==> flow/design.v <==
`timescale 1ns / 1ps
module compute_dense_fsm (
    clk,
    rst_n,
    start,
    done,
    feature_bram_wen, feature_bram_addr, feature_bram_din,
    dense_w_bram_wen, dense_w_bram_addr, dense_w_bram_din,
    final_class_out
);
    parameter DATA_WIDTH = 24;
    parameter WEIGHT_WIDTH = 8;
    parameter ACCUM_WIDTH = 32;
    parameter INPUT_FEATURES = 6;
    parameter OUTPUT_CLASSES = 3;
    parameter ADDR_WIDTH = 5;
    input             clk;
    input             rst_n;
    input             start;
    output reg        done;
    input             feature_bram_wen;
    input [ADDR_WIDTH-1:0] feature_bram_addr;
    input [DATA_WIDTH-1:0] feature_bram_din;
    input             dense_w_bram_wen;
    input [ADDR_WIDTH-1:0] dense_w_bram_addr;
    input [WEIGHT_WIDTH-1:0] dense_w_bram_din;
    output reg [1:0]  final_class_out;
    reg signed [ACCUM_WIDTH-1:0] output_scores [0:OUTPUT_CLASSES-1];
    parameter [3:0] IDLE            = 4'b0000,
                    BRAM_READ       = 4'b0001,
                    BRAM_WAIT       = 4'b0010,
                    MAC_CYCLE       = 4'b0011,
                    MAC_WAIT1       = 4'b0100,
                    MAC_WAIT2       = 4'b0101,
                    SAVE_LAST_SCORE = 4'b0110,
                    FIND_MAX        = 4'b0111,
                    ALL_DONE        = 4'b1000;
    reg [3:0] state, next_state;
    reg signed [ACCUM_WIDTH-1:0] accum_reg;
    reg [2:0] class_pos;
    reg [2:0] feature_pos;
    reg [ADDR_WIDTH-1:0] feature_bram_b_addr;
    wire [DATA_WIDTH-1:0] feature_bram_b_dout;
    reg [ADDR_WIDTH-1:0] dense_w_bram_b_addr;
    wire [WEIGHT_WIDTH-1:0] dense_w_bram_b_dout;
    wire signed [ACCUM_WIDTH-1:0] mac_cout;
    reg signed [DATA_WIDTH-1:0]   mac_a;    
    reg signed [WEIGHT_WIDTH-1:0] mac_b; 
    reg signed [ACCUM_WIDTH-1:0]  mac_cin;  
    reg                           mac_en;   
    dual_port_bram #( .DATA_WIDTH(DATA_WIDTH), .ADDR_WIDTH(ADDR_WIDTH) ) 
    feature_bram_inst ( .clk(clk), .a_wen(feature_bram_wen), .a_addr(feature_bram_addr), .a_din(feature_bram_din),
                        .b_en(1'b1), .b_addr(feature_bram_b_addr), .b_dout(feature_bram_b_dout) );
    dual_port_bram #( .DATA_WIDTH(WEIGHT_WIDTH), .ADDR_WIDTH(ADDR_WIDTH) ) 
    weight_bram_inst ( .clk(clk), .a_wen(dense_w_bram_wen), .a_addr(dense_w_bram_addr), .a_din(dense_w_bram_din),
                       .b_en(1'b1), .b_addr(dense_w_bram_b_addr), .b_dout(dense_w_bram_b_dout) );
    mac_unit #( .A_WIDTH(DATA_WIDTH), .B_WIDTH(WEIGHT_WIDTH), .ACCUM_WIDTH(ACCUM_WIDTH) ) 
    mac_inst ( .clk(clk), .rst_n(rst_n), .en(mac_en), .a(mac_a), .b(mac_b), .c_in(mac_cin), .c_out(mac_cout) );
    always @(posedge clk or negedge rst_n) begin
        if (!rst_n) begin
            state <= IDLE;
            class_pos <= 0; feature_pos <= 0; accum_reg <= 0;
            mac_a <= 0; mac_b <= 0;
            final_class_out <= 0;
            output_scores[0] <= 0; output_scores[1] <= 0; output_scores[2] <= 0; 
        end 
        else begin
            state <= next_state;
            if (state == BRAM_WAIT) begin
                mac_a <= $signed(feature_bram_b_dout);
                mac_b <= $signed(dense_w_bram_b_dout);
            end
            case (state)
                IDLE: begin
                    if (start) begin  
                        class_pos <= 0; feature_pos <= 0; accum_reg <= 0;
                        output_scores[0] <= 0; output_scores[1] <= 0; output_scores[2] <= 0; 
                    end
                end
                MAC_WAIT2: begin  
                    if (feature_pos == INPUT_FEATURES - 1) begin
                        output_scores[class_pos] <= mac_cout;
                        accum_reg <= 0;  
                    end else begin
                        accum_reg <= mac_cout;
                    end
                    if (feature_pos == INPUT_FEATURES - 1) begin
                        if (class_pos != OUTPUT_CLASSES - 1) begin
                            class_pos <= class_pos + 1;
                        end
                        feature_pos <= 0;
                    end else begin
                        feature_pos <= feature_pos + 1;
                    end
                end
                FIND_MAX: begin  
                    if (output_scores[0] >= output_scores[1] && output_scores[0] >= output_scores[2]) begin
                        final_class_out <= 0;
                    end
                    else if (output_scores[1] >= output_scores[0] && output_scores[1] >= output_scores[2]) begin
                        final_class_out <= 1;
                    end
                    else begin
                        final_class_out <= 2;
                    end
                end
            endcase
        end
    end
    always @(state or start or class_pos or feature_pos or accum_reg) begin
        next_state = state;
        done = 1'b0;
        mac_en = 1'b0;
        mac_cin = accum_reg;
        feature_bram_b_addr = feature_pos;  
        dense_w_bram_b_addr = class_pos * INPUT_FEATURES + feature_pos;
        case (state)
            IDLE: begin
                mac_cin = 0; 
                if (start) begin
                    next_state = BRAM_READ;
                end
            end
            BRAM_READ: begin
                feature_bram_b_addr = feature_pos;
                dense_w_bram_b_addr = class_pos * INPUT_FEATURES + feature_pos;
                next_state = BRAM_WAIT;
            end
            BRAM_WAIT: begin
                next_state = MAC_CYCLE;
            end
            MAC_CYCLE: begin
                mac_en = 1'b1; 
                mac_cin = accum_reg; 
                next_state = MAC_WAIT1;
            end
            MAC_WAIT1: begin
                mac_en = 1'b1; 
                mac_cin = accum_reg;
                next_state = MAC_WAIT2;
            end
            MAC_WAIT2: begin
                mac_en = 1'b1; 
                mac_cin = accum_reg;
                if (feature_pos == INPUT_FEATURES - 1) begin  
                    if (class_pos == OUTPUT_CLASSES - 1) begin  
                        next_state = SAVE_LAST_SCORE;  
                    end
                    else begin  
                        next_state = BRAM_READ;  
                    end
                end 
                else begin  
                    next_state = BRAM_READ;  
                end
            end
            SAVE_LAST_SCORE: begin
                next_state = FIND_MAX;
            end
            FIND_MAX: begin
                next_state = ALL_DONE;
            end
            ALL_DONE: begin
                done = 1'b1;
                next_state = IDLE;
            end
            default: begin
                next_state = IDLE;
            end
        endcase
    end
endmodule
`timescale 1ns / 1ps
module dual_port_bram (
    clk,
    a_wen,     
    a_addr,    
    a_din,     
    b_en,      
    b_addr,    
    b_dout     
);
    parameter DATA_WIDTH = 8;
    parameter ADDR_WIDTH = 6;  
    input                           clk;
    input                           a_wen;
    input      [ADDR_WIDTH-1:0]     a_addr;
    input      [DATA_WIDTH-1:0]     a_din;
    input                           b_en;
    input      [ADDR_WIDTH-1:0]     b_addr;
    output reg [DATA_WIDTH-1:0]     b_dout;  
    reg [DATA_WIDTH-1:0] ram_core [0:(1<<ADDR_WIDTH)-1];
    always @(posedge clk) begin
        if (a_wen) begin
            ram_core[a_addr] <= a_din;
        end
    end
    always @(posedge clk) begin
        if (b_en) begin
            b_dout <= ram_core[b_addr];
        end
    end
endmodule
`timescale 1ns / 1ps
module mac_unit (
    clk,
    rst_n,
    en,
    a,
    b,
    c_in,
    c_out
);
    parameter A_WIDTH = 8;
    parameter B_WIDTH = 8;
    parameter ACCUM_WIDTH = 24;
    input                           clk;
    input                           rst_n;
    input                           en;
    input      signed [A_WIDTH-1:0] a;
    input      signed [B_WIDTH-1:0] b;
    input      signed [ACCUM_WIDTH-1:0] c_in;
    output     signed [ACCUM_WIDTH-1:0] c_out;
    reg signed [A_WIDTH+B_WIDTH-1:0] mult_reg;  
    reg signed [ACCUM_WIDTH-1:0]     cin_reg;
    reg signed [ACCUM_WIDTH-1:0]     add_reg;
    always @(posedge clk) begin
        if (!rst_n) begin
            mult_reg <= 0;
            cin_reg  <= 0;
            add_reg  <= 0;
        end 
        else if (en) begin
            mult_reg <= a * b;
            cin_reg  <= c_in;
            add_reg  <= mult_reg + cin_reg;
        end
    end
    assign c_out = add_reg;
endmodule
# Step by step through the tools: compute_dense_fsm
# Tool output for the design above, in the order of the flow.
# Line numbers count from 1 in the design file above.
# Cell names lack the library's common part.
# The mark -- stands for no value.
dict set report inputs {
  top {compute_dense_fsm}
  clock_port {clk}
  cell_library {sky130hd}
  lib_corner {tt_025C_1v80}
}

# Elaborated design
# Yosys after proc, flatten, opt, wreduce and memory -nomap, before mapping. Print and check cells are not counted. Equal cells are merged and count once.
# Memory sizes are those after Yosys's memory passes, which may raise the word count (mostly to a power of two), join words into wider ones and drop unused or constant bits.
dict set report op_classes {
  reduce_logical 11
  cmp 4
  n_mux 33
  addsub 4
  equal 19
  mul 2
}
# op n
set op_table {}
lappend op_table {{32-bit two-way mux} 9}
lappend op_table {{24-bit by 8-bit multiplier with 32-bit output} 1}
lappend op_table {{32-bit parallel mux with 2-bit select} 4}
lappend op_table {{32-bit greater-or-equal comparator} 4}
lappend op_table {{32-bit adder} 1}
lappend op_table {{4-bit parallel mux with 8-bit select} 1}
lappend op_table {{24-bit two-way mux} 1}
lappend op_table {{3-bit two-way mux} 6}
lappend op_table {{4-bit by 3-bit equality test with 1-bit output (second input constant)} 4}
lappend op_table {{4-bit AND reduction} 4}
lappend op_table {{2-bit inequality test (second input constant)} 6}
lappend op_table {{3-bit parallel mux with 2-bit select} 2}
lappend op_table {{5-bit two-way mux} 2}
lappend op_table {{3-bit by 2-bit multiplier with 4-bit output (second input constant)} 1}
lappend op_table {{4-bit by 2-bit equality test with 1-bit output (second input constant)} 2}
lappend op_table {{8-bit two-way mux} 1}
lappend op_table {{3-bit by 1-bit adder with 3-bit output (second input constant)} 2}
lappend op_table {{5-bit by 3-bit adder with 5-bit output} 1}
lappend op_table {{4-bit by 1-bit equality test with 1-bit output (second input constant)} 1}
lappend op_table {{4-bit equality test (second input constant)} 1}
lappend op_table {{4-bit logical NOT} 1}
lappend op_table {{4-bit two-way mux} 1}
lappend op_table {{2-bit two-way mux} 2}
lappend op_table {{1-bit two-way mux} 4}
lappend op_table {{3-bit by 2-bit equality test with 1-bit output (second input constant)} 1}
lappend op_table {{3-bit by 2-bit inequality test with 1-bit output (second input constant)} 1}
lappend op_table {{3-bit equality test (second input constant)} 1}
lappend op_table {{3-bit OR reduction} 1}
# Not listed: further kinds 6, cells in them 7.
dict set report word_totals {
  ramBits 1024
  reg_bits 268
  out_inout_bits 3
  memories 2
  clocked_rd_ports_x_width 32
  word_cells 88
  in_bits 47
}
# name size width read_ports write_ports line_no
set memory_table {}
lappend memory_table {feature_bram_inst.ram_core 32 24 1 1 192} ;# reg [DATA_WIDTH-1:0] ram_core [0:(1<<ADDR_WIDTH)-1];
lappend memory_table {weight_bram_inst.ram_core 32 8 1 1 192}

# Logic depth
# Yosys ltp: most cells in a row. Word level: on the elaborated netlist, between registers, memories and ports. Mapped: between sequential cells and ports; inverters and the memories' decode and read muxes count.
dict set report depth {
  depth_word 4
  abc_area 0
  ltp_mapped 20
  mapped_depth_nobuf 18
}

# Synthesis result
# Source: synth_stat.txt of the flow (Yosys; design flattened, memories mapped). It holds for the ABC_AREA given above (unset counts as 0); a run with the other value may have another netlist.
# Totals and module areas in this step are rounded.
# type n area_total_um2
set types {}
lappend types {edfxtp_1 448 1.35E+04}
lappend types {dfrtp_1 176 4.4E+03}
lappend types {fa_1 154 3.08E+03}
lappend types {mux4_2 128 2.88E+03}
lappend types {dfxtp_1 128 2.56E+03}
lappend types {ha_1 194 2.43E+03}
lappend types {nand2_1 320 1.2E+03}
lappend types {inv_1 291 1.09E+03}
lappend types {o21ai_0 218 1.09E+03}
lappend types {and2_1 170 1063.52}
lappend types {mux2_2 63 709.43}
lappend types {a21oi_1 82 410.394}
lappend types {clkbuf_1 106 397.882}
lappend types {nor2_1 101 379.114}
lappend types {a21boi_0 44 330.317}
lappend types {nand3b_1 40 300.288}
lappend types {xnor2_1 32 280.269}
lappend types {a21o_1 36 270.259}
# Other cell types: 59; their cells: 298.
dict set report mapped {
  flip_flops 753
  mapped_cells 3029
  buf_cells 126
  mapped_area_um2 38000
  sequential_area_um2 20000
}
# By module: a second synthesis without flattening, with its own total; a netlist apart from the flattened one above.
dict set report hier_totals {
  hier_cells 4403
  area_unflattened_um2 62000
}
# Rows give one instance, submodules left out.
# module mod_area_um2 n_inst seq_area_um2 cells
set by_module {}
lappend by_module {dual_port_bram 31000 1 24000 1711}
lappend by_module {mac_unit 12000 1 1900 1330}
lappend by_module {dual_port_bram 10000 1 7900 417}
lappend by_module {compute_dense_fsm 9200 1 4400 945}

# Worst setup path after synthesis
# Path of least setup slack by OpenSTA after synthesis, without wires, with an ideal clock, recovery checks aside; 20% of the period is set as input and as output delay. Where synthesis merged equal registers, the netlist keeps one of their names.
dict set report synth_path {
  path_kind {register to register}
  from {register mac_b[7]}
  to {register mac_inst.mult_reg[30]}
  slack_ns 1.374
  n_path_buf 1
  delay_ns 4.876
  path_stages 18
  setup_time_ns 0.120
  launch_ns 0.000
  arrival_ns 4.756
  period_ns 6.25
  required_ns 6.130
  period_less_setup_slack_ns 4.876
}
# "delay_ns" = arrival - input delay + setup time.
# "path_stages" counts driving pins, that of a launching flip-flop among them; a cell with two outputs on the path counts twice.
# "period_less_setup_slack_ns" = period - worst setup slack (recovery checks aside). The figure is calculated, with input and output delays left at 20% of the set period.
# The rows between start and end are the longest chain of elaborated cells between them; the timing report does not say that the signal goes this way. Where chains are equally long, one stands for them.
# Each line given opens the expression or statement behind the cell; cells for indexed reads and writes are added by Yosys, which also makes memories of some case tables.
dict set report synth_via {
  path_cell_list {dfrtp_1 inv_1 clkbuf_1 nor2_1 fa_1 fa_1 fa_1 inv_1 fa_1 inv_1 ha_1 and3_1 a2111o_1 o2bb2ai_1 a31oi_1 o31a_1 o21ai_0 a211o_1}
  elab_chain_cells 1
  cone_cells 1
  lines_between 1
  cone_classes {mul (1)}
}
# item line_no
set synth_lines {}
lappend synth_lines {{from (decl)} 48} ;# reg signed [WEIGHT_WIDTH-1:0] mac_b;
lappend synth_lines {{from (assign)} 63} ;# mac_a <= 0; mac_b <= 0;
lappend synth_lines {{from (assign)} 71} ;# mac_b <= $signed(dense_w_bram_b_dout);
lappend synth_lines {{24-bit by 8-bit multiplier with 32-bit output} 234} ;# mult_reg <= a * b;
lappend synth_lines {{to (assign)} 229} ;# mult_reg <= 0;
lappend synth_lines {{to (assign)} 234}
lappend synth_lines {{to (decl)} 224} ;# reg signed [A_WIDTH+B_WIDTH-1:0] mult_reg;

# Worst path after layout
# Path of least setup slack in the final report of run 1 (OpenROAD, finished layout, wires in). Where an end is a register, its clock arrival counts in the times.
dict set report layout_path {
  path_kind {register to register}
  from {register mac_b[7]}
  to {register mac_inst.mult_reg[29]}
  arrival_ns 6.34
  required_ns 7.23
  period_ns 6.77
  launch_ns 0.61
  n_path_buf 0
  setup_time_ns 0.15
  slack_ns 0.89
  path_stages 17
}
# The rows between start and end are the longest chain of elaborated cells between them; the timing report does not say that the signal goes this way. Where chains are equally long, one stands for them.
dict set report layout_via {
  path_cell_list {dfrtp_1 inv_1 nor2_1 fa_1 fa_1 fa_1 inv_1 fa_1 inv_1 ha_1 a2111oi_0 o21ai_0 a31oi_1 o211ai_1 o31ai_1 xor2_1 o21ai_0}
  elab_chain_cells 1
  cone_cells 1
  lines_between 1
  cone_classes {mul (1)}
}
# item line_no
set layout_lines {}
lappend layout_lines {{from (decl)} 48} ;# reg signed [WEIGHT_WIDTH-1:0] mac_b;
lappend layout_lines {{from (assign)} 63} ;# mac_a <= 0; mac_b <= 0;
lappend layout_lines {{from (assign)} 71} ;# mac_b <= $signed(dense_w_bram_b_dout);
lappend layout_lines {{24-bit by 8-bit multiplier with 32-bit output} 234} ;# mult_reg <= a * b;
lappend layout_lines {{to (assign)} 229} ;# mult_reg <= 0;
lappend layout_lines {{to (assign)} 234}
lappend layout_lines {{to (decl)} 224} ;# reg signed [A_WIDTH+B_WIDTH-1:0] mult_reg;

; Design compute_dense_fsm on sky130hd. What follows are 2 stored runs of the flow, each under its own settings; their order means nothing. The constraints put input and output delay at 20% of the set period each and load the outputs with 0.01 pF.
; "achievedPeriod_ns" = clock period - worst setup slack. The figure is calculated, with input and output delays left at 20% of the set period.
; By "critical_path_time_ns" is meant the share of the clock period that the worst setup path is allowed (20% is reserved at inputs, 20% at outputs), minus its slack. Clock arrival times at its registers enter into it.
; "fin_power_mw" rests on the timing tool's default activity at the inputs, not on a simulated workload.
; The measured numbers are rounded.

[run 1: settings]
period_ns = 6.77
CORE_UTILIZATION = 71
SETUP_SLACK_MARGIN = -0.66
PLACE_DENSITY_LB_ADDON = 0.1
HOLD_SLACK_MARGIN = 0.23
TNS_END_PERCENT = 75
CTS_CLUSTER_SIZE = 87
CAP_MARGIN = 30
SLEW_MARGIN = 5
CORE_MARGIN = 2
[run 1: results]
fin_power_mw = 11
final_die_area_um2 = 56000
critical_path_time_ns = 5.88
path_kind = register to register
synth_chip_area_um2 = 38000
final_stdcell_area_um2 = 42000
final_setup_tns_ns = 0.000
ws_setup_ns = 0.89
achievedPeriod_ns = 5.880

[run 2: settings]
period_ns = 3.34
CAP_MARGIN = 20
CORE_MARGIN = 2
CORE_UTILIZATION = 40
SLEW_MARGIN = 20
[run 2: results]
ws_setup_ns = -1.4
fin_power_mw = 24
final_stdcell_area_um2 = 46000
achievedPeriod_ns = 4.759
synth_chip_area_um2 = 38000
final_die_area_um2 = 99000
final_setup_tns_ns = -30
critical_path_time_ns = 4.76
path_kind = register to register
