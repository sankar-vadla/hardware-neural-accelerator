==> flow/design.v <==
`timescale 1ns / 1ps
module conv1d_bram_fsm (
    clk,
    rst_n,
    start,
    done,
    data_bram_wen, data_bram_addr, data_bram_din,
    weight_bram_wen, weight_bram_addr, weight_bram_din,
    boss_read_addr,
    boss_read_dout
);
    parameter DATA_WIDTH = 8;
    parameter ACCUM_WIDTH = 24;
    parameter INPUT_LEN = 8;
    parameter KERNEL_SIZE = 3;
    parameter OUTPUT_LEN = INPUT_LEN - KERNEL_SIZE + 1;  
    parameter ADDR_WIDTH = 4;  
    input             clk;
    input             rst_n;
    input             start;
    output reg        done;
    input             data_bram_wen;
    input [ADDR_WIDTH-1:0] data_bram_addr;
    input [DATA_WIDTH-1:0] data_bram_din;
    input             weight_bram_wen;
    input [ADDR_WIDTH-1:0] weight_bram_addr;
    input [DATA_WIDTH-1:0] weight_bram_din;
    input [2:0]       boss_read_addr; 
    output [ACCUM_WIDTH-1:0] boss_read_dout;
    reg [ACCUM_WIDTH-1:0] output_feature_map [0:OUTPUT_LEN-1];
    parameter [3:0] IDLE        = 4'b0000,
                    BRAM_READ   = 4'b0001,
                    BRAM_WAIT   = 4'b0010, 
                    MAC_CYCLE   = 4'b0011,
                    MAC_WAIT1   = 4'b0100,
                    MAC_WAIT2   = 4'b0101,
                    ALL_DONE    = 4'b0110;
    reg [3:0] state, next_state; 
    reg signed [ACCUM_WIDTH-1:0] accum_reg;
    reg [3:0] window_pos; 
    reg [2:0] kernel_pos; 
    reg [ADDR_WIDTH-1:0] data_bram_b_addr;
    wire [DATA_WIDTH-1:0] data_bram_b_dout;
    reg [ADDR_WIDTH-1:0] weight_bram_b_addr;
    wire [DATA_WIDTH-1:0] weight_bram_b_dout;
    wire signed [ACCUM_WIDTH-1:0] mac_cout;
    reg signed [DATA_WIDTH-1:0]   mac_a;    
    reg signed [DATA_WIDTH-1:0]   mac_b;    
    reg signed [ACCUM_WIDTH-1:0]  mac_cin;  
    reg                           mac_en;   
    dual_port_bram #(.DATA_WIDTH(DATA_WIDTH), .ADDR_WIDTH(ADDR_WIDTH)) 
    data_bram_inst (.clk(clk), .a_wen(data_bram_wen), .a_addr(data_bram_addr), .a_din(data_bram_din),
                    .b_en(1'b1), .b_addr(data_bram_b_addr), .b_dout(data_bram_b_dout));
    dual_port_bram #(.DATA_WIDTH(DATA_WIDTH), .ADDR_WIDTH(ADDR_WIDTH)) 
    weight_bram_inst (.clk(clk), .a_wen(weight_bram_wen), .a_addr(weight_bram_addr), .a_din(weight_bram_din),
                      .b_en(1'b1), .b_addr(weight_bram_b_addr), .b_dout(weight_bram_b_dout));
    mac_unit #(
        .A_WIDTH(DATA_WIDTH),      
        .B_WIDTH(DATA_WIDTH),      
        .ACCUM_WIDTH(ACCUM_WIDTH)
    ) mac_inst (
        .clk(clk), .rst_n(rst_n), .en(mac_en), 
        .a(mac_a), .b(mac_b), .c_in(mac_cin), .c_out(mac_cout)
    );
    assign boss_read_dout = output_feature_map[boss_read_addr];
    always @(posedge clk or negedge rst_n) begin
        if (!rst_n) begin
            state <= IDLE;
            window_pos <= 0; kernel_pos <= 0; accum_reg <= 0;
            mac_a <= 0; mac_b <= 0;
        end 
        else begin
            state <= next_state;
            if (state == BRAM_WAIT) begin
                mac_a <= $signed(data_bram_b_dout);
                mac_b <= $signed(weight_bram_b_dout);
            end
            case (state)
                IDLE: begin
                    if (start) begin
                        window_pos <= 0; kernel_pos <= 0; accum_reg <= 0;
                    end
                end
                MAC_WAIT2: begin
                    if (kernel_pos == KERNEL_SIZE - 1) begin
                        output_feature_map[window_pos] <= mac_cout;
                        window_pos <= window_pos + 1;
                        kernel_pos <= 0; accum_reg <= 0;
                    end
                    else begin
                        kernel_pos <= kernel_pos + 1;
                        accum_reg <= mac_cout;
                    end
                end
            endcase
        end
    end
    always @(state or start or window_pos or kernel_pos or accum_reg) begin
        next_state = state;
        done = 1'b0;
        mac_en = 1'b0;
        mac_cin = accum_reg;
        data_bram_b_addr = window_pos + kernel_pos;
        weight_bram_b_addr = kernel_pos;
        case (state)
            IDLE: begin
                mac_cin = 0; 
                if (start) begin
                    next_state = BRAM_READ;
                end
            end
            BRAM_READ: begin
                data_bram_b_addr = window_pos + kernel_pos;
                weight_bram_b_addr = kernel_pos;
                next_state = BRAM_WAIT;
            end
            BRAM_WAIT: begin
                next_state = MAC_CYCLE;
            end
            MAC_CYCLE: begin
                mac_en = 1'b1; 
                mac_cin = accum_reg; 
                next_state = MAC_WAIT1;
            end
            MAC_WAIT1: begin
                mac_en = 1'b1; 
                mac_cin = accum_reg;
                next_state = MAC_WAIT2;
            end
            MAC_WAIT2: begin
                mac_en = 1'b1; 
                mac_cin = accum_reg;
                if (kernel_pos == KERNEL_SIZE - 1) begin
                    if (window_pos == OUTPUT_LEN - 1) begin
                        next_state = ALL_DONE; 
                    end
                    else begin
                        next_state = BRAM_READ;
                    end
                end 
                else begin
                    next_state = BRAM_READ; 
                end
            end
            ALL_DONE: begin
                done = 1'b1;
                next_state = IDLE;
            end
            default: begin
                next_state = IDLE;
            end
        endcase
    end
endmodule
`timescale 1ns / 1ps
module dual_port_bram (
    clk,
    a_wen,     
    a_addr,    
    a_din,     
    b_en,      
    b_addr,    
    b_dout     
);
    parameter DATA_WIDTH = 8;
    parameter ADDR_WIDTH = 6;  
    input                           clk;
    input                           a_wen;
    input      [ADDR_WIDTH-1:0]     a_addr;
    input      [DATA_WIDTH-1:0]     a_din;
    input                           b_en;
    input      [ADDR_WIDTH-1:0]     b_addr;
    output reg [DATA_WIDTH-1:0]     b_dout;  
    reg [DATA_WIDTH-1:0] ram_core [0:(1<<ADDR_WIDTH)-1];
    always @(posedge clk) begin
        if (a_wen) begin
            ram_core[a_addr] <= a_din;
        end
    end
    always @(posedge clk) begin
        if (b_en) begin
            b_dout <= ram_core[b_addr];
        end
    end
endmodule
`timescale 1ns / 1ps
module mac_unit (
    clk,
    rst_n,
    en,
    a,
    b,
    c_in,
    c_out
);
    parameter A_WIDTH = 8;
    parameter B_WIDTH = 8;
    parameter ACCUM_WIDTH = 24;
    input                           clk;
    input                           rst_n;
    input                           en;
    input      signed [A_WIDTH-1:0] a;
    input      signed [B_WIDTH-1:0] b;
    input      signed [ACCUM_WIDTH-1:0] c_in;
    output     signed [ACCUM_WIDTH-1:0] c_out;
    reg signed [A_WIDTH+B_WIDTH-1:0] mult_reg;  
    reg signed [ACCUM_WIDTH-1:0]     cin_reg;
    reg signed [ACCUM_WIDTH-1:0]     add_reg;
    always @(posedge clk) begin
        if (!rst_n) begin
            mult_reg <= 0;
            cin_reg  <= 0;
            add_reg  <= 0;
        end 
        else if (en) begin
            mult_reg <= a * b;
            cin_reg  <= c_in;
            add_reg  <= mult_reg + cin_reg;
        end
    end
    assign c_out = add_reg;
endmodule
---- Tool chain data of conv1d_bram_fsm ----
Tool output for the design above, in the order of the flow.
Lines are those of the file above, counted from 1.
Library cell names are shortened.
A cell with -- has no value.
inputs
  design top .............................. conv1d_bram_fsm
  clock ................................... clk
  library ................................. sky130hd
  timing corner ........................... tt_025C_1v80

---- Elaborated design ----
Counts by Yosys on the flattened word-level netlist (proc, flatten, opt, wreduce). Print and check cells are left out. Cells with the same type and inputs are merged into one.
Yosys's memory passes give these memory sizes; they may raise the number of words (mostly to a power of two), join words into wider ones and drop unused or constant bits.
word-level totals
  bits in registers ....................... 259
  bits in latches ......................... 0
  bits in writable memories ............... 256
  memory bits (read-only) ................. 0
  word width x clocked read ports ......... 16
  memories kept ........................... 2
  input bits .............................. 32
memories
  memory                     words  bits a word  read ports  wr ports  line  source
  data_bram_inst.ram_core    16     8            1           1         174   reg [DATA_WIDTH-1:0] ram_core [0:(1<<ADDR_WIDTH)-1];
  weight_bram_inst.ram_core  16     8            1           1         174
cells by class
  add/sub/neg operators ................... 4
  multipliers ............................. 1
  div/mod/pow operators ................... 0
  order comparisons ....................... 0
  equal/unequal tests ..................... 20
  shift operators ......................... 0
  mux-type cells .......................... 23
  bitwise gates (word level) .............. 0
  reductions and logical operators ........ 13
operators with widths
  operator                                        number
  case mux 24 bit (select 6 bit)                  1
  multiplier 8 x 8 -> 16 bit                      1
  2-to-1 mux 24 bit                               3
  case mux 24 bit (select 2 bit)                  1
  adder 16 x 24 -> 24 bit                         1
  AND reduction 4 bit                             6
  case mux 4 bit (select 6 bit)                   1
  2-to-1 mux 4 bit                                5
  == test 4 x 3 -> 1 bit (second input constant)  4
  2-to-1 mux 8 bit                                2
  == test 3 x 2 -> 1 bit (second input constant)  5
  == test 3 bit (second input constant)           4
  2-to-1 mux 3 bit                                4
  == test 4 x 2 -> 1 bit (second input constant)  2
  case mux 4 bit (select 2 bit)                   1
  == test 3 x 1 -> 1 bit (second input constant)  2
  logical NOT 3 bit                               2
  case mux 3 bit (select 2 bit)                   1
  != test 2 bit (second input constant)           2
  adder 4 x 1 -> 4 bit (second input constant)    1
  == test 4 x 1 -> 1 bit (second input constant)  1
  adder 4 x 3 -> 4 bit                            1
  logical NOT 4 bit                               1
  2-to-1 mux 1 bit                                4
  adder 3 x 1 -> 3 bit (second input constant)    1
  AND reduction 3 bit                             1
  OR reduction 3 bit                              1
  AND reduction 2 bit                             1
  nonzero test 2 bit                              1

---- Depth ----
Depth = most cells in a row (Yosys ltp): at word level without a register or memory, in the mapped netlist without a sequential cell, where the memories' decode and read muxes count.
depth
  depth after elaboration ................. 4
  ABC_AREA ................................ 0
  gate-level depth with buffers ........... 20

---- Mapped cells and area ----
The flow's flattened synthesis, as Yosys stat reports it; memories are mapped. The netlist is that of the ABC_AREA named above (0 if unset); the other value can give another one.
cell types
  cell type  number  total area (um2)
  edfxtp_1   336     1.01E+04
  dfxtp_1    80      1.6E+03
  dfrtp_1    53      1.33E+03
  fa_1       57      1.14E+03
  mux4_2     48      1.08E+03
  ha_1       60      750.72
  a21oi_1    114     570.547
  inv_1      120     450.432
  nand2_1    110     412.896
  and2_1     51      319.056
  mux2_2     27      304.042
  a22o_1     32      280.269
  o21ai_0    45      225.216
  mux2i_1    22      220.211
  nor2_1     57      213.955
  nand3b_1   27      202.694
  clkbuf_1   47      176.419
  xnor2_1    20      175.168
Not listed: further types 55, cells in them 295.
mapped netlist
  mapped cells ............................ 1601
  cell area after synthesis ............... 21633.2 um2
  flip-flops .............................. 470
  buffers ................................. 75
The figures by module come from a second, unflattened synthesis with its own total; it is not the netlist above.
unflattened totals
  cells (unflattened synthesis) ........... 1666
  area total of the unflattened synthesis .. 24486.0 um2
Rows give one instance, submodules left out.
by module
  module           instances  cells  area (um2)  seq. area (um2)
  dual_port_bram   2          229    5227.5      4083.9
  conv1d_bram_fsm  1          565    8105.3      5676.7
  mac_unit         1          643    5925.7      1281.2

---- Worst setup path after synthesis ----
Path of least setup slack by OpenSTA after synthesis, without wires, with an ideal clock, recovery checks aside; 20% of the period is set as input and as output delay. Where synthesis merged equal registers, the netlist keeps one of their names.
timing post-synthesis
  path type ............................... register to register
  from .................................... reg mac_b[2]
  to ...................................... reg mac_inst.mult_reg[14]
  period .................................. 5.54 ns
  library setup time ...................... 0.127 ns
  launch time at the first pin ............ 0.000 ns
  arrival ................................. 4.208 ns
  data required time ...................... 5.413 ns
  slack ................................... 1.205 ns
  path delay .............................. 4.335 ns
  stages on the path ...................... 18
  buffers on the path ..................... 0
  synthesis period reached ................ 4.335 ns
"path delay" is the arrival time less input delay plus setup time.
"stages on the path": output pins that drive a net of the path, with the launching flip-flop's if there is one; two outputs of one cell count as two.
"synthesis period reached" is the clock period less the worst setup slack; recovery checks do not enter. This is arithmetic on one report: input and output delays are still those of the set period (20% each).
The rows between start and end are the longest chain of elaborated cells between them; the timing report does not say that the signal goes this way. Where chains are equally long, one stands for them.
A line is the first line of the expression or statement that the cell stems from. Yosys adds cells for indexed reads and writes and turns some case tables into memories.
between the ends, post-synthesis
  cell sequence ........................... dfrtp_1 -> and2_1 -> fa_1 -> inv_1 -> fa_1 -> inv_1 -> fa_1 -> inv_1 -> fa_1 -> inv_1 -> ha_1 -> o21ai_1 -> a21boi_1 -> o21ai_1 -> a21boi_1 -> o2111ai_1 -> and3_1 -> or3_1
  cells in the longest elaborated chain ... 1
  elaborated cells between the ends (all ways) .. 1
  source lines of those cells ............. 1
  classes of those cells .................. mul (1)
RTL lines, path post-synthesis
  element                     line  source
  start, declared             48    reg signed [DATA_WIDTH-1:0]   mac_b;
  start, assigned             70    mac_a <= 0; mac_b <= 0;
  start, assigned             76    mac_b <= $signed(weight_bram_b_dout);
  multiplier 8 x 8 -> 16 bit  216   mult_reg <= a * b;
  end, assigned               211   mult_reg <= 0;
  end, assigned               216
  end, declared               206   reg signed [A_WIDTH+B_WIDTH-1:0] mult_reg;

---- Path in the finished layout ----
From the final timing report of run 1: the path of least setup slack in the routed layout; clock arrival at registers is part of the times.
timing after layout
  path type ............................... register to register
  from .................................... reg mac_b[2]
  to ...................................... reg mac_inst.mult_reg[12]
  period .................................. 5.26 ns
  library setup time ...................... 0.05 ns
  launch time at the first pin ............ 0.58 ns
  arrival ................................. 5.22 ns
  data required time ...................... 5.84 ns
  slack ................................... 0.62 ns
  stages on the path ...................... 18
  buffers on the path ..................... 0
The rows between start and end are the longest chain of elaborated cells between them; the timing report does not say that the signal goes this way. Where chains are equally long, one stands for them.
between the ends, after layout
  cell sequence ........................... dfrtp_1 -> and2_1 -> fa_1 -> inv_1 -> fa_1 -> inv_1 -> fa_1 -> inv_1 -> fa_1 -> inv_1 -> ha_1 -> o21ai_1 -> a21boi_1 -> o21ai_1 -> a21boi_1 -> o21ai_0 -> a2111oi_0 -> a311o_1
  cells in the longest elaborated chain ... 1
  elaborated cells between the ends (all ways) .. 1
  source lines of those cells ............. 1
  classes of those cells .................. mul (1)
RTL lines, path after layout
  element                     line  source
  start, declared             48    reg signed [DATA_WIDTH-1:0]   mac_b;
  start, assigned             70    mac_a <= 0; mac_b <= 0;
  start, assigned             76    mac_b <= $signed(weight_bram_b_dout);
  multiplier 8 x 8 -> 16 bit  216   mult_reg <= a * b;
  end, assigned               211   mult_reg <= 0;
  end, assigned               216
  end, declared               206   reg signed [A_WIDTH+B_WIDTH-1:0] mult_reg;

# Flow runs of conv1d_bram_fsm

Settings and measured results of 2 stored flow runs for module conv1d_bram_fsm (sky130hd), not sorted in any way. The constraints put input and output delay at 20% of the set period each and load the outputs with 0.01 pF.
By "clock period reached" is meant the clock period of the run minus its worst setup slack. This is arithmetic on one report: input and output delays are still those of the set period (20% each).
"allowed time less slack (worst setup path)": the worst setup path's part of the clock period (all of it between registers, 20% less for each end at a port) less its slack. A launch clock that arrives late makes it longer, a capture clock that arrives late makes it shorter.
"total power after layout" is the tool's figure for a default switching activity; nothing was simulated.

---- run 1 ----
settings
  period_ns = 5.26
  CORE_UTILIZATION = 28
  PLACE_DENSITY_LB_ADDON = 0.21
  CORE_MARGIN = 10
  ABC_AREA = 0
  CTS_CLUSTER_SIZE = 21
  CAP_MARGIN = 40
  MIN_ROUTING_LAYER = met2
  SLEW_MARGIN = 20
results
  overall die area ........................ 88780.2 um2
  final design utilization ................ 33.3%
  clock period reached .................... 4.636 ns
  setup slack of the critical path ........ 0.624 ns
  total power after layout ................ 0.015864 W
  worst hold slack in the final report .... 0.353 ns
  standard-cell area after routing ........ 25425.6 um2
  allowed time less slack (worst setup path) .. 4.64 ns
  worst setup path type ................... register to register
  synthesis area .......................... 21633.2 um2
  total negative setup slack .............. 0.000 ns

---- run 2 ----
settings
  period_ns = 7.64
  CORE_UTILIZATION = 71
  PLACE_DENSITY_LB_ADDON = 0.29
  CORE_ASPECT_RATIO = 1.98
  CORE_MARGIN = 3
  CELL_PAD_IN_SITES_DETAIL_PLACEMENT = 0
  CTS_CLUSTER_SIZE = 37
  CTS_CLUSTER_DIAMETER = 245
  CAP_MARGIN = 20
  SLEW_MARGIN = 20
results
  overall die area ........................ 32723.2 um2
  final design utilization ................ 76.8%
  clock period reached .................... 5.434 ns
  setup slack of the critical path ........ 2.206 ns
  total power after layout ................ 0.009255 W
  worst hold slack in the final report .... 0.380 ns
  standard-cell area after routing ........ 23008.3 um2
  allowed time less slack (worst setup path) .. 2.38 ns
  worst setup path type ................... input to output
  synthesis area .......................... 21633.2 um2
  total negative setup slack .............. 0.000 ns
